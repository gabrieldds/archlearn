==> flow/design.v <==
module controller(
    clk,             
    reset,          
    stsinkvalid,
    stsinkready,
    stsinkdata,
    stsourceready,
    stsourcevalid,
    stsourcedata,
    data_in,       
    data_out,
    convin,
    addr,
    en_wmem,
    en_rmem,
    en_conv,
    state_out
);
    localparam MSB_BYTE = 8;
    localparam MSB_HALF_WORD = 16;
    localparam FSM_TAM = 4;
    localparam IDLE           = 4'b0000;
    localparam WAITDEASSERT   = 4'b0001;
    localparam WAITDEASSERT2  = 4'b0100;
    localparam WAITDEASSERT3  = 4'b1001;
    localparam WRITE          = 4'b0010;
    localparam READ           = 4'b0011;
    localparam CONV           = 4'b0101;
    localparam WAIT2IDLE      = 4'b0110;
    localparam WAITC          = 4'b0111;
    input clk;
    input reset;
    input [7:0] data_in, stsinkdata;
    input stsinkvalid, stsourceready;
    input convin;
    output reg stsinkready;
    output reg stsourcevalid;
    output reg [7:0] data_out, stsourcedata;
    output reg [15:0] addr;
    output reg [8:0]  en_wmem;
    output reg [2:0]  en_rmem;
    output reg [2:0]  en_conv;
    output reg [FSM_TAM-1:0] state_out;
    reg [15:0] waddr1, waddr2, waddr3, waddr4, waddr5, waddr6, waddr7, waddr8, waddr9;
    reg [15:0] raddr1, raddr2, raddr3;
    reg [FSM_TAM-1:0] state;
    reg [3:0] wen;
    reg [1:0] ren;
    reg [1:0] conven;
    reg read;
    always @(posedge clk) begin
        stsinkready <= stsourceready;
        state_out <= state;
    end
    always @(posedge clk) begin
        if (reset) begin
            state <= IDLE;
            data_out <= 8'b0;
			waddr1 <= 16'b0;
			waddr2 <= 16'b0;
			waddr3 <= 16'b0;
            waddr4 <= 16'b0;
            waddr5 <= 16'b0;
            waddr6 <= 16'b0;
            waddr7 <= 16'b0;
            waddr8 <= 16'b0;
            waddr9 <= 16'b0;
            raddr1 <= 16'b0;
            raddr2 <= 16'b0;
            raddr3 <= 16'b0;
            addr <= 16'b0;
            wen <= 4'b0;
            ren <= 2'b0;
            conven <= 2'b0;
            en_wmem <= 9'b0;
            en_rmem <= 3'b0;
            en_conv <= 3'b0;
            stsourcedata  <= 8'b0;
            stsourcevalid <= 1'b0;
			read <= 1'b0;
        end else begin
            case (state)
                IDLE: begin
					en_rmem <= 3'b0;
                    en_wmem <= 9'b0;
                    addr <= 16'b0;
                    read <= 1'b0;
					stsourcevalid <= 1'b0;
                    en_conv <= 3'b0;
                    if(stsinkvalid) begin
                        case(stsinkdata[7:4])
                            4'h1: begin
                                state <= WAITDEASSERT;
                                wen  <= stsinkdata[3:0];
                            end
                            4'h2: begin
                                state <= WAITDEASSERT2;
                                ren <= stsinkdata[1:0];
                            end
                            4'h3: begin
                                state  <= WAITDEASSERT3;
                                conven <= stsinkdata[1:0];
                            end
                        endcase
                    end
                    else begin
                        state <= IDLE;
                    end
                end
                WAITDEASSERT: begin
                    if(!stsinkvalid) begin
                        state <= WRITE;
                    end else begin
                        state <= WAITDEASSERT;
                    end
                end
                WAITDEASSERT2: begin
                    if(!stsinkvalid) begin
                        state <= READ;
                    end else begin
                        state <= WAITDEASSERT2;
                    end
                end
                WAITDEASSERT3: begin
                    if(!stsinkvalid) begin
                        state <= CONV;
                    end else begin
                        state <= WAITDEASSERT3;
                    end
                end
                WRITE: begin
                    if (stsinkvalid) begin
                        state <= WAIT2IDLE;
                        data_out <= stsinkdata;
                        if(wen == 4'b0000) begin
                            en_wmem[0] <= 1'b1; 
                            waddr1 <= waddr1 + 16'b1;
                            addr <= waddr1;
                        end else if(wen == 4'b0001) begin
                            en_wmem[1] <= 1'b1;
                            waddr2 <= waddr2 + 16'b1;
                            addr <= waddr2;
                        end else if(wen == 4'b0010) begin
                            en_wmem[2] <= 1'b1;
                            waddr3 <= waddr3 + 1'b1;
                            addr <= waddr3;
                        end else if(wen == 4'b0011) begin
                            en_wmem[3] <= 1'b1;
                            waddr4 <= waddr4 + 1'b1;
                            addr   <= waddr4;
                        end else if(wen == 4'b0100) begin
                            en_wmem[4] <= 1'b1;
                            waddr5 <= waddr5 + 1'b1;
                            addr <= waddr5;
                        end else if(wen == 4'b0101) begin
                            en_wmem[5] <= 1'b1;
                            waddr6 <= waddr6 + 1'b1;
                            addr <= waddr6;
                        end else if(wen == 4'b0110) begin
                            en_wmem[6] <= 1'b1;
                            waddr7 <= waddr7 + 1'b1;
                            addr <= waddr7;
                        end else if(wen == 4'b0111) begin
                            en_wmem[7] <= 1'b1;
                            waddr8 <= waddr8 + 1'b1;
                            addr <= waddr8;
                        end else if(wen == 4'b1000) begin
                            en_wmem[8] <= 1'b1;
                            waddr9 <= waddr9 + 1'b1;
                            addr <= waddr9;
                        end else begin
                            en_wmem <= 9'b0;
                        end
                    end else begin
                        state <= WRITE;
                    end
                end
                READ: begin
                    if (stsinkvalid) begin
                        state <= WAIT2IDLE;
                        if(ren == 2'b00) begin
                            stsourcevalid <= 1'b1;
                            read <= 1'b1;
                            raddr1 <= raddr1 + 1'b1;
                            addr   <= raddr1;
                            en_rmem[0] <= 1'b1;
                        end else if(ren == 2'b01) begin
                            stsourcevalid <= 1'b1;
                            read <= 1'b1;
                            raddr2 <= raddr2 + 1'b1;
                            addr   <= raddr2;
                            en_rmem[1] <= 1'b1;
                        end else if(ren == 2'b10) begin
                            stsourcevalid <= 1'b1;
                            read <= 1'b1;
                            raddr3 <= raddr3 + 1'b1;
                            addr   <= raddr3;
                            en_rmem[2] <= 1'b1;
                        end else begin
                            en_rmem <= 3'b0;
                        end
                    end else begin
                        state <= READ;
                    end
                end
                WAIT2IDLE: begin
                    if(read) begin
                        stsourcedata <= data_in;
                    end
                    if (!stsinkvalid) begin
                        state <= IDLE;
                    end else begin
                        state <= WAIT2IDLE;
                    end
                end
                CONV: begin
                    if(stsinkvalid) begin
						      state   <= WAITC;
                        if(conven == 2'b00) begin
                            en_conv[0] <= 1'b1;
                        end else if(conven == 2'b01) begin
                            en_conv[1] <= 1'b1;
                        end else if(conven == 2'b10) begin
                            en_conv[2] <= 1'b1;
                        end else begin
                            en_conv <= 3'b0;
                        end
						  end else begin
						      state <= CONV;
						  end
                end
                WAITC: begin
                    if (convin) begin
                        state <= IDLE;
								conven <= 2'b0;
                    end else begin
                        state <= WAITC;
                    end
                end
                default: begin 
                    state <= IDLE;
                end
            endcase
        end
    end
endmodule
# Tool chain data of controller
# Tool output for the design above, in the order of the flow.
# Lines are those of the file above, counted from 1.
# Operators carry their Yosys type and port widths (W data, S select, Z words).
# Library cell names are shortened.
inputs:
  top: "controller"
  clock_port: "clk"
  cell_library: "sky130hd"
  corner: "tt_025C_1v80"

# Word level
# Source: Yosys, flattened and elaborated, memories not mapped. Widths are those after wreduce. Registers that Yosys merges into a memory's read port (data or address) are not register bits. Print and check cells do not count. Equal cells are merged and count once.
classes:
  muxes: 134
  reduce_logical: 43
  equal: 86
  addsub: 12
  n_logic: 10
ops:
  columns: ["operator", "n"]
  rows:
  - ["$mux W16", 14]
  - ["$add A16 B1 Y16 const B", 12]
  - ["$ne A3 B3 Y1 const B", 42]
  - ["$reduce_and A10 Y1", 10]
  - ["$mux W1", 88]
  - ["$pmux W16 S3", 1]
  - ["$ne A2 B2 Y1 const B", 18]
  - ["$reduce_and A4 Y1", 9]
  - ["$pmux W4 S9", 1]
  - ["$eq A4 B3 Y1 const B", 8]
  - ["$pmux W1 S2", 16]
  - ["$eq A4 B2 Y1 const B", 6]
  - ["$reduce_and A3 Y1", 5]
  - ["$reduce_and A5 Y1", 3]
  - ["$mux W3", 5]
  - ["$eq A4 B1 Y1 const B", 3]
  - ["$pmux W4 S3", 1]
  - ["$reduce_and A11 Y1", 1]
  - ["$not A1 Y1", 10]
  - ["$ne A10 B10 Y1 const B", 1]
  - ["$mux W2", 5]
  - ["$reduce_and A9 Y1", 1]
  - ["$reduce_bool A2 Y1", 4]
  - ["$eq A4 B4 Y1 const B", 2]
  - ["$logic_not A4 Y1", 2]
  - ["$reduce_and A8 Y1", 1]
  - ["$mux W4", 2]
  - ["$reduce_and A7 Y1", 1]
# Not listed: further kinds 9, cells in them 13.
bits:
  output_inout_bits: 53
  regBits: 257
  elab_cells: 322
  input_bits: 21

# Longest topological paths
# Longest topological path by Yosys (ltp), each cell counted once; first at word level (registers and memories cut), then after technology mapping (sequential cells cut; the memories' decode and read muxes count).
logic_depth:
  word_depth: 12
  ABC_AREA: 0
  depth_mapped: 9
  ltp_nobuf: 6

# Mapped cells and area
# The flow's flattened synthesis, as Yosys stat reports it; memories are mapped. The netlist is that of the ABC_AREA named above (0 if unset); the other value can give another one.
mapped:
  ffs: 257
  stdcells: 1579
  seq_area_mm2: 0.0051449
  yosys_area_mm2: 0.0129274
  buffers: 99
by_type:
  columns: ["cell", "n", "type_area_um2"]
  rows:
  - ["dfxtp_1", 257, 5.14E+03]
  - ["nor2_1", 208, 780.749]
  - ["xnor2_1", 86, 753.222]
  - ["mux2i_1", 50, 500.48]
  - ["xor2_1", 54, 472.954]
  - ["a21oi_1", 90, 450.432]
  - ["nand2_1", 112, 420.403]
  - ["o21ai_0", 69, 345.331]
  - ["nand3_1", 67, 335.322]
  - ["nand4_1", 51, 319.056]
  - ["o22ai_1", 48, 300.288]
  - ["clkbuf_1", 78, 292.781]
  - ["nor3_1", 53, 265.254]
  - ["or3_1", 32, 200.192]
  - ["inv_1", 48, 180.173]
  - ["ha_1", 12, 150.144]
  - ["and4_1", 16, 140.134]
  - ["o21a_1", 18, 135.13]
# Other cell types: 48; their cells: 230.

# Path before layout
# Source: OpenSTA report_checks on the synthesized netlist (no wires, ideal clock, input and output delay 20% of the period each), path of least setup slack; recovery checks are left aside. Register names are those of the netlist, which keeps one name where synthesis merged equal registers.
synth_path:
  path_type: "register to register"
  startpoint: "reg wen[0]"
  endpoint: "reg waddr1[15]"
  setup_time_ns: 0.116
  t_required_ns: 2.354
  n_path_buf: 2
  delay_ns: 2.244
  clock_period_ns: 2.47
  slack_ns: 0.226
  launch_ns: 0.000
  path_stages: 8
  t_arrival_ns: 2.128
  synth_period_reached_ns: 2.244
# "delay_ns" is the arrival time less input delay plus setup time.
# "path_stages": output pins that drive a net of the path, with the launching flip-flop's if there is one; two outputs of one cell count as two.
# "synth_period_reached_ns" = period - worst setup slack (recovery checks aside). The figure is calculated, with input and output delays left at 20% of the set period.
# Between the ends stands the longest chain of elaborated cells between them, by number of cells; it is not shown to be the way that was timed. Of several equally long chains one is given.
# A line is the first line of the expression or statement that the cell stems from. Yosys adds cells for indexed reads and writes and turns some case tables into memories.
synth_between:
  cell_sequence: "dfxtp_1 > buf_2 > buf_2 > nor4_1 > nand2_1 > nor4_1 > a21oi_1 > a31o_2"
  elab_chain_len: 2
  cells_between: 2
  lines_between: 1
  classes_between: "2 x reduce/logical"
synth_rtl:
  columns: ["item", "line_no", "rtl"]
  rows:
  - ["start: declaration", 47, "reg [3:0] wen;"]
  - ["start: assignment", 72, "wen <= 4'b0;"]
  - ["start: assignment", 94, "wen  <= stsinkdata[3:0];"]
  - ["$logic_not A4 Y1", 135, "if(wen == 4'b0000) begin"]
  - ["$reduce_and A3 Y1", null, null]
  - ["end: assignment", 59, "waddr1 <= 16'b0;"]
  - ["end: assignment", 137, "waddr1 <= waddr1 + 16'b1;"]
  - ["end: declaration", 44, "reg [15:0] waddr1, waddr2, waddr3, waddr4, waddr5, waddr6, waddr7, waddr8, waddr9;"]

# Timing after layout
# From the final timing report of flow run 1: the path of least setup slack in the routed layout; clock arrival at registers is part of the times.
layout_path:
  path_type: "register to register"
  startpoint: "reg state[3]"
  endpoint: "reg waddr6[11]"
  path_stages: 7
  t_arrival_ns: 2.75
  launch_ns: 0.56
  t_required_ns: 3.10
  slack_ns: 0.35
  clock_period_ns: 2.61
  setup_time_ns: 0.07
  n_path_buf: 2
# Between the ends stands the longest chain of elaborated cells between them, by number of cells; it is not shown to be the way that was timed. Of several equally long chains one is given.
# At most two assigning lines are given for a register; there are more.
layout_between:
  cell_sequence: "dfxtp_2 > or4b_4 > buf_12 > buf_4 > or4_4 > or3_1 > a21oi_1"
  elab_chain_len: 2
  cells_between: 2
  lines_between: 1
  classes_between: "1 x eq/ne; 1 x reduce/logical"
layout_rtl:
  columns: ["item", "line_no", "rtl"]
  rows:
  - ["start: declaration", 46, "reg [FSM_TAM-1:0] state;"]
  - ["start: assignment", 57, "state <= IDLE;"]
  - ["start: assignment", 93, "state <= WAITDEASSERT;"]
  - ["$eq A4 B2 Y1", 82, "case (state)"]
  - ["$reduce_and A8 Y1", null, null]
  - ["end: assignment", 64, "waddr6 <= 16'b0;"]
  - ["end: assignment", 157, "waddr6 <= waddr6 + 1'b1;"]
  - ["end: declaration", 44, "reg [15:0] waddr1, waddr2, waddr3, waddr4, waddr5, waddr6, waddr7, waddr8, waddr9;"]

# Record of 2 stored runs of the RTL-to-layout flow on controller, platform sky130hd. The runs are unordered. Constraints: input delay and output delay 20% of the set period each, output load 0.01 pF.
# By "achieved_period_ns" is meant the clock period of the run minus its worst setup slack. This is arithmetic on one report: input and output delays are still those of the set period (20% each).
# "timing.worst_path_ns" = time allowed to the worst setup path (clock period - input delay - output delay, where it has them) - its slack; a late launch clock adds to it, a late capture clock takes from it.
# By "design_power_mw" is meant OpenSTA's value without simulated activity: inputs other than the clock are taken to toggle once in ten clock periods, and the tool carries that through the logic.
runs:
  - name: "flow run 1"
    settings:
      period_ns: 2.61
      SETUP_SLACK_MARGIN: 0.55
      CAP_MARGIN: 20
      CORE_MARGIN: 2
      CORE_UTILIZATION: 40
      SLEW_MARGIN: 20
    results:
      achieved_period_ns: 2.265
      utilization_pct: 53.1
      fin_hold_ws_ns: 0.362
      fin_tns_ns: 0.000
      finish.stdcell_area_mm2: 0.0168412
      worstSetupSlack_ns: 0.345
      timing.worst_path_ns: 2.26
      worst_setup_path_type: "register to register"
      design_power_mw: 9.216
      die_footprint_mm2: 0.0337733
      yosys_chip_area_mm2: 0.0129274
  - name: "flow run 2"
    settings:
      period_ns: 2.13
      CORE_UTILIZATION: 44
      PLACE_DENSITY_LB_ADDON: 0.25
      CORE_ASPECT_RATIO: 1.45
      CORE_MARGIN: 10
      CELL_PAD_IN_SITES_GLOBAL_PLACEMENT: 2
      ABC_AREA: 1
      CTS_CLUSTER_SIZE: 68
      CAP_MARGIN: 40
      SLEW_MARGIN: 15
      MIN_ROUTING_LAYER: "met1"
    results:
      achieved_period_ns: 2.050
      utilization_pct: 54.7
      fin_hold_ws_ns: 0.318
      fin_tns_ns: 0.000
      finish.stdcell_area_mm2: 0.0166985
      worstSetupSlack_ns: 0.080
      timing.worst_path_ns: 2.05
      worst_setup_path_type: "register to register"
      design_power_mw: 10.675
      die_footprint_mm2: 0.0386349
      yosys_chip_area_mm2: 0.0136681
